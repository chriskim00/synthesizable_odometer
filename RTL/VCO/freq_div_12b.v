==> flow/design.v <==
module freq_div_12b (AC_STRESS_CLK, RESETB, FREQ_DIV_OUT);
input AC_STRESS_CLK,RESETB;
output  FREQ_DIV_OUT;
reg [11:0] DIV_OUT;    
integer i;
assign    FREQ_DIV_OUT = DIV_OUT[11];
always @ (posedge AC_STRESS_CLK or negedge RESETB) begin
if (!RESETB) begin
   DIV_OUT <= 0;
end
else begin
   DIV_OUT <= DIV_OUT + 1'b1  ;
end
end	
endmodule
From RTL to reports: freq_div_12b
What the tools print for freq_div_12b, step after step.
Lines are those of the file above, counted from 1.
Operators: Yosys type, input widths -> output width; for muxes data width and select width s.
Cell names lack the library's common part.
{ "design": {"design": "freq_div_12b", "clock": "AC_STRESS_CLK", "lib": "sky130hd", "corner": "tt_025C_1v80"} }

Word level
Yosys after proc, flatten, opt, wreduce and memory -nomap, before mapping. Enables and synchronous resets that opt folds into registers are not counted as muxes. Memory bits, and registers merged into a memory's read port (data or address), are not among the register bits. Print and check cells are not counted. Equal cells are merged and count once.
{ "bits": {"register_bits": 12, "latch_bits": 0, "mem_bits_rw": 0, "mem_bits_ro": 0, "clocked_rd_ports_x_width": 0, "mem_count": 0, "input_bits": 2, "out_inout_bits": 1, "elab_cells": 2} }
{ "op_classes": {"add_sub_neg": 1, "multipliers": 0, "n_div": 0, "n_cmp": 0, "eq_ne": 0, "shift": 0, "n_mux": 0, "logic": 0, "n_reduce_logical": 0} }
{ "op_table": {"columns": ["cell", "n"], "rows": [
  ["$add 12x1->12 const B", 1]
]} }

Longest topological paths
Yosys ltp: most cells in a row. Word level: on the elaborated netlist, between registers, memories and ports. Mapped: between sequential cells and ports; inverters and the memories' decode and read muxes count.
{ "logic_depth": {"ltp_word": 1, "ABC_AREA": 0, "ltp_mapped": 4, "mapped_depth_nobuf": 4} }

Netlist
Source: synth_stat.txt of the flow (Yosys; design flattened, memories mapped). It holds for the ABC_AREA given above (unset counts as 0); a run with the other value may have another netlist.
Totals and module areas in this step are rounded.
{ "synth_totals": {"cell_count": 41, "mapped_area_um2": 515, "sequential_area_um2": 300, "ffs": 12, "buffers": 0} }
{ "by_type": {"columns": ["type", "n", "type_area_um2"], "rows": [
  ["dfrtp_1", 12, 300.288],
  ["xor2_1", 6, 52.55],
  ["xnor2_1", 4, 35.034],
  ["nand4_4", 1, 21.27],
  ["nand3_4", 1, 17.517],
  ["nand3_1", 3, 15.014],
  ["nor3_1", 3, 15.014],
  ["ha_1", 1, 12.512],
  ["nor4_2", 1, 12.512],
  ["inv_1", 3, 11.261],
  ["nand2_1", 3, 11.261],
  ["nor2_1", 3, 11.261]
]} }

Worst setup path after synthesis
OpenSTA on the mapped netlist: ideal clock, no wires. The path of least setup slack (recovery checks aside). Input and output delay are each 20% of the period. Register names are those of the netlist, which keeps one name where synthesis merged equal registers.
{ "synth_path": {"kind": "register to register", "start": "register DIV_OUT[0]", "end": "register DIV_OUT[8]", "tclk_ps": 1130, "setup_time_ps": 79, "t_first_pin_ps": 0, "t_arrival_ps": 991, "required_ps": 1051, "path_slack_ps": 60, "path_delay_ps": 1070, "path_stages": 5, "n_path_buf": 0, "synth_period_reached_ps": 1070} }
"path_delay_ps" = arrival - input delay + setup time.
"path_stages": output pins that drive a net of the path, with the launching flip-flop's if there is one; two outputs of one cell count as two.
"synth_period_reached_ps" is the clock period less the worst setup slack; recovery checks do not enter. This is arithmetic on one report: input and output delays are still those of the set period (20% each).
The rows between start and end are the longest chain of elaborated cells between them; the timing report does not say that the signal goes this way. Where chains are equally long, one stands for them.
Each line given opens the expression or statement behind the cell; cells for indexed reads and writes are added by Yosys, which also makes memories of some case tables.
{ "synth_between": {"cell_sequence": "dfrtp_1 -> ha_1 -> nand2_1 -> nor3_1 -> xor2_1", "elab_chain_cells": 1, "cells_between": 1, "lines_between": 1, "cone_classes": "1 x add/sub"} }
{ "synth_rtl": {"columns": ["element", "line", "rtl"], "rows": [
  ["start: declaration", 4, "reg [11:0] DIV_OUT;"],
  ["start: assignment", 9, "DIV_OUT <= 0;"],
  ["start: assignment", 12, "DIV_OUT <= DIV_OUT + 1'b1  ;"],
  ["$add 12x1->12", 12, null],
  ["end: assignment", 9, null],
  ["end: assignment", 12, null],
  ["end: declaration", 4, null]
]} }

Timing after layout
From the final timing report of flow run 1: the path of least setup slack in the routed layout; clock arrival at registers is part of the times.
The path's times are printed in steps of 10 ps; the period is the one set.
{ "layout_path": {"kind": "register to register", "start": "register DIV_OUT[0]", "end": "register DIV_OUT[11]", "tclk_ps": 1290, "setup_time_ps": 70, "t_first_pin_ps": 260, "t_arrival_ps": 1330, "required_ps": 1480, "path_slack_ps": 150, "path_stages": 5, "n_path_buf": 1} }
The rows between start and end are the longest chain of elaborated cells between them; the timing report does not say that the signal goes this way. Where chains are equally long, one stands for them.
{ "layout_between": {"cell_sequence": "dfrtp_1 -> buf_4 -> nand3_4 -> nor4_4 -> xor2_1", "elab_chain_cells": 1, "cells_between": 1, "lines_between": 1, "cone_classes": "1 x add/sub"} }
{ "layout_rtl": {"columns": ["element", "line", "rtl"], "rows": [
  ["start: declaration", 4, "reg [11:0] DIV_OUT;"],
  ["start: assignment", 9, "DIV_OUT <= 0;"],
  ["start: assignment", 12, "DIV_OUT <= DIV_OUT + 1'b1  ;"],
  ["$add 12x1->12", 12, null],
  ["end: assignment", 9, null],
  ["end: assignment", 12, null],
  ["end: declaration", 4, null]
]} }

Hand-over note for freq_div_12b

freq_div_12b through Yosys and OpenROAD on sky130hd: 2 stored runs, unordered, with their settings and measured results. The constraints put input and output delay at 20% of the set period each and load the outputs with 0.01 pF.
"worstPathTime_ps" = time allowed to the worst setup path (clock period - input delay - output delay, where it has them) - its slack; a late launch clock adds to it, a late capture clock takes from it.
By "design_power_mw" is meant OpenSTA's value without simulated activity: inputs other than the clock are taken to toggle once in ten clock periods, and the tool carries that through the logic.
"worstPathTime_ps" is known to 10 ps.
The measured numbers are rounded.
[
  {
    "run": "flow run 1",
    "settings": { "period_ns": 1.29, "CORE_UTILIZATION": 43, "SETUP_SLACK_MARGIN": 0.18, "PLACE_DENSITY_LB_ADDON": 0.06, "CELL_PAD_IN_SITES_GLOBAL_PLACEMENT": 1, "CELL_PAD_IN_SITES_DETAIL_PLACEMENT": 1, "TNS_END_PERCENT": 5, "CTS_CLUSTER_DIAMETER": 299, "CAP_MARGIN": 25, "MAX_ROUTING_LAYER": "met5", "CORE_MARGIN": 2, "SLEW_MARGIN": 20 },
    "results": { "ys_area_um2": 515, "die_footprint_um2": 1490, "stdcell_area_um2": 683, "timing.setup.ws_ps": 151, "design_power_mw": 0.612, "worstPathTime_ps": 1140, "critical_path_type": "register to register" }
  },
  {
    "run": "flow run 2",
    "settings": { "period_ns": 1.69, "CORE_UTILIZATION": 33, "SETUP_SLACK_MARGIN": 0.19, "PLACE_DENSITY_LB_ADDON": 0.16, "CORE_MARGIN": 7, "CELL_PAD_IN_SITES_DETAIL_PLACEMENT": 2, "TNS_END_PERCENT": 40, "CTS_CLUSTER_SIZE": 98, "CAP_MARGIN": 5, "SLEW_MARGIN": 20 },
    "results": { "ys_area_um2": 515, "die_footprint_um2": 2860, "stdcell_area_um2": 591, "timing.setup.ws_ps": 385, "design_power_mw": 0.525, "worstPathTime_ps": 970, "critical_path_type": "register to output" }
  }
]

End of note.
